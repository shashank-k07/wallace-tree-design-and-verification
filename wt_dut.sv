==> flow/design.v <==
module wallace_tree(
	input logic clk,
	input logic resetn,
	input logic[3:0]a, 
	input logic[3:0]b, 
	output logic done,
	output logic[7:0]p
	);
	logic[3:0] ab0, ab1, ab2, ab3;
	logic[5:0] s1;
	logic[5:0] c1;
	logic[4:0]afin, bfin;
	logic sum0;
       	logic[4:0] sum1, sum2;
	logic carry0;
       	logic[4:0] carry1, carry2;
	logic prev_carry;
	function logic[1:0] full_adder(input logic a, b, c);
		logic sum, cout;
		sum = (a^b^c);
		cout = (a&b)|(b&c)|(a&c);
		full_adder = {sum, cout};
	endfunction
	function logic[1:0] half_adder(input logic a, b);
		logic sum, cout;
		sum = (a^b);
		cout = (a&b);
		half_adder = {sum, cout};
	endfunction
	always@(posedge clk)begin
		if(resetn==1'b0)begin
			p <= 8'h00;
			done <= 1'b0;
		end
		else begin
			done <= 1'b0;
			for(int i=0; i<4; i++)begin
				ab0[i] <= a[i]&b[0];
				ab1[i] <= a[i]&b[1];
				ab2[i] <= a[i]&b[2];
				ab3[i] <= a[i]&b[3];
			end
			{sum0,carry0} <= half_adder(ab0[1], ab1[0]);
			p[0] <= ab0[0];
			p[1] <= sum0;
			prev_carry <= carry0;
			{s1[0], c1[0]} <= full_adder(ab1[2], ab2[1], ab3[0]);
			{s1[1], c1[1]} <= full_adder(ab2[2], ab3[1], c1[0]);
			{s1[2] ,c1[2]} <= half_adder(ab1[1], ab2[0]);
			{s1[3], c1[3]} <= half_adder(s1[0], c1[2]);
			{s1[4], c1[4]} <= half_adder(s1[1], c1[3]);
			{s1[5], c1[5]} <= full_adder(ab2[3], c1[1], c1[4]);
			afin <= {ab3[3], ab2[3], ab1[3], ab0[3], ab0[2]};
			bfin <= {c1[5], s1[5], s1[4], s1[3], s1[2]};
			for(int i= 0; i<5; i++)begin
				if(prev_carry==1'b0)begin
					{sum1[i], carry1[i]} <= full_adder(afin[i], bfin[i], 1'b0);
					prev_carry <= carry1[i];
				end
				if(prev_carry==1'b1)begin
					{sum1[i], carry1[i]} <= full_adder(afin[i], bfin[i], 1'b1);
					prev_carry <= carry1[i];
				end
			end
			p[6:2] <= sum1;
			p[7] <= prev_carry;
		end
		if(p[6:2]==sum1)
			done = 1'b1;
	end
endmodule
* Step by step through the tools: wallace_tree
What the tools print for wallace_tree, step after step.
Lines are those of the file above, counted from 1.
Cell names lack the library's common part.
Not given: -
- Top module :: wallace_tree
- Clock :: clk
- Library :: sky130hd
- Timing corner :: tt_025C_1v80

* After elaboration
Counts by Yosys on the flattened word-level netlist (proc, flatten, opt, wreduce; memories kept). Register bits leave out memories and registers merged into their read ports (data or address); mux counts leave out enables and synchronous resets folded into registers. Print and check cells are left out. Cells with the same type and inputs are merged into one.
- Bits of input ports :: 10
- Bits in registers :: 58
- Output and inout bits :: 9
- Bitwise logic cells :: 69
- Muxes and demuxes :: 10
** Operator list (number)
- 1-bit AND :: 33
- 1-bit bitwise OR :: 16
- 1-bit bitwise XOR :: 15
- 1-bit two-way mux :: 10
- 1-bit inverter :: 5

* Logic depth
Longest topological path by Yosys (ltp), each cell counted once; first at word level (registers and memories cut), then after technology mapping (sequential cells cut; the memories' decode and read muxes count).
- Word-level depth :: 4
- ABC_AREA :: 0
- Gate-level depth with buffers :: 3
- Mapped depth without buffers :: 3

* Netlist
Yosys stat after the flow's synthesis: flattened, memories mapped to cells. It holds for the ABC_AREA given above (unset counts as 0); a run with the other value may have another netlist.
** Cell types
- edfxtp_1 :: number 45, total area 1.35E+03 sq um
- dfxtp_1 :: number 8, total area 160.154 sq um
- and2_1 :: number 23, total area 143.888 sq um
- xnor2_1 :: number 8, total area 70.067 sq um
- ha_1 :: number 5, total area 62.56 sq um
- fa_1 :: number 3, total area 60.058 sq um
- xor2_1 :: number 2, total area 17.517 sq um
- buf_6 :: number 1, total area 11.261 sq um
- inv_1 :: number 3, total area 11.261 sq um
- mux2i_1 :: number 1, total area 10.01 sq um
- buf_4 :: number 1, total area 7.507 sq um
- conb_1 :: number 1, total area 3.754 sq um
- Mapped flip-flops :: 53
- Chip area (Yosys) :: 1909.3 sq um
- Mapped cells :: 101

* Worst setup path after synthesis
Path of least setup slack by OpenSTA after synthesis, without wires, with an ideal clock, recovery checks aside; 20% of the period is set as input and as output delay. Where synthesis merged equal registers, the netlist keeps one of their names.
- Kind :: reg2reg
- From :: register ab2[3]
- To :: register s1[5]
- Data required time :: 1.021 ns
- Slack :: 0.171 ns
- Stages on the path :: 2
- Path delay :: 1.118 ns
- Clock period :: 1.29 ns
- Launch time at the first pin :: 0.000 ns
- Arrival time :: 0.849 ns
- Synthesis period reached :: 1.119 ns
"path delay" = arrival - input delay + setup time.
"stages on the path" counts driving pins, that of a launching flip-flop among them; a cell with two outputs on the path counts twice.
"synthesis period reached" = period - worst setup slack (recovery checks aside). The figure is calculated, with input and output delays left at 20% of the set period.
Between the ends stands the longest chain of elaborated cells between them, by number of cells; it is not shown to be the way that was timed. Of several equally long chains one is given.
A line is the first line of the expression or statement that the cell stems from. Yosys adds cells for indexed reads and writes and turns some case tables into memories.
- Path through :: edfxtp_1 fa_1
- Length of the longest elaborated chain :: 2
- Elaborated cells between the ends (all ways) :: 2
- Classes of those cells :: 2 x logic
** RTL lines, path after synthesis
- from (decl) :: line 9 : logic[3:0] ab0, ab1, ab2, ab3;
- from (assign) :: line 40 : ab2[i] <= a[i]&b[2];
- 1-bit bitwise XOR x2 :: line 20 : sum = (a^b^c);
- to (decl) :: line 10 : logic[5:0] s1;

* Path in the finished layout
Path of least setup slack in the final report of flow run 1 (OpenROAD, finished layout, wires in). Where an end is a register, its clock arrival counts in the times.
- Kind :: reg2out
- From :: register p[0]
- To :: output p[0]
- Arrival time :: 1.14 ns
- Data required time :: 1.88 ns
- Stages on the path :: 2
- Clock period :: 2.35 ns
- Slack :: 0.74 ns
- Launch time at the first pin :: 0.30 ns
- Output delay :: 0.47 ns
- Path through :: dfxtp_1 clkdlybuf4s50_1
- Length of the longest elaborated chain :: 0
- Elaborated cells between the ends (all ways) :: 0
** RTL lines, path post-layout
- from (decl) :: line 7 : output logic[7:0]p
- from (assign) :: line 32 : p <= 8'h00;
- from (assign) :: line 44 : p[0] <= ab0[0];
- to (decl) :: line 7

Hand-over note for wallace_tree

Record of 2 stored runs of the RTL-to-layout flow on wallace_tree, platform sky130hd. The runs are unordered. Constraints: input delay and output delay 20% of the set period each, output load 0.01 pF.
"period achieved" = clock period - worst setup slack. The figure is calculated, with input and output delays left at 20% of the set period.

* Flow run 1
** Files
==> flow/run.sh <==
#!/bin/bash
# the make line also repeats the synthesis and layout settings of config.mk as NAME=value (left out here)
make -C /OpenROAD-flow-scripts/flow DESIGN_CONFIG=/design/flow/config.mk WORK_HOME=/design/flow/orfs CLKGATE_MAP_FILE= finish
==> flow/config.mk <==
export PLATFORM = sky130hd
export DESIGN_NAME = wallace_tree
export DESIGN_NICKNAME = wallace_tree
export VERILOG_FILES = /design/flow/design.v
export SDC_FILE = /design/flow/constraint.sdc
export NUM_CORES = 4
export LEC_CHECK = 0
export CAP_MARGIN = 20
export CORE_MARGIN = 2
export CORE_UTILIZATION = 40
export SLEW_MARGIN = 20
==> flow/constraint.sdc <==
create_clock -name core_clock -period 2.35 [get_ports {clk}]
set_input_delay 0.4700 -clock core_clock [delete_from_list [all_inputs] [get_ports {clk}]]
set_output_delay 0.4700 -clock core_clock [all_outputs]
set_load 0.01 [all_outputs]
** Results
- Period achieved :: 1.610 ns
- Worst hold slack in the final report :: 0.425 ns
- Mapped cell area after synthesis :: 1909.3 sq um
- Worst slack on setup checks :: 0.740 ns
- Utilization in the final report :: 47.7%
- Overall die area :: 5342.1 sq um

* Flow run 2
** Files
==> flow/run.sh <==
#!/bin/bash
# the make line also repeats the synthesis and layout settings of config.mk as NAME=value (left out here)
make -C /OpenROAD-flow-scripts/flow DESIGN_CONFIG=/design/flow/config.mk WORK_HOME=/design/flow/orfs CLKGATE_MAP_FILE= finish
==> flow/config.mk <==
export PLATFORM = sky130hd
export DESIGN_NAME = wallace_tree
export DESIGN_NICKNAME = wallace_tree
export VERILOG_FILES = /design/flow/design.v
export SDC_FILE = /design/flow/constraint.sdc
export NUM_CORES = 4
export LEC_CHECK = 0
export CAP_MARGIN = 5
export CELL_PAD_IN_SITES_GLOBAL_PLACEMENT = 1
export CORE_MARGIN = 7
export CORE_UTILIZATION = 64
export GPL_ROUTABILITY_DRIVEN = 0
export GPL_TIMING_DRIVEN = 1
export MAX_ROUTING_LAYER = met4
export MIN_ROUTING_LAYER = met2
export PLACE_DENSITY = 0.82
export SETUP_SLACK_MARGIN = 0.21
export SLEW_MARGIN = 5
==> flow/constraint.sdc <==
create_clock -name core_clock -period 0.832 [get_ports {clk}]
set_input_delay 0.1664 -clock core_clock [delete_from_list [all_inputs] [get_ports {clk}]]
set_output_delay 0.1664 -clock core_clock [all_outputs]
set_load 0.01 [all_outputs]
** Results
- Period achieved :: 1.157 ns
- Worst hold slack in the final report :: 0.146 ns
- Mapped cell area after synthesis :: 1909.3 sq um
- Worst slack on setup checks :: -0.325 ns
- Utilization in the final report :: 83.0%
- Overall die area :: 4708.7 sq um

End of note.
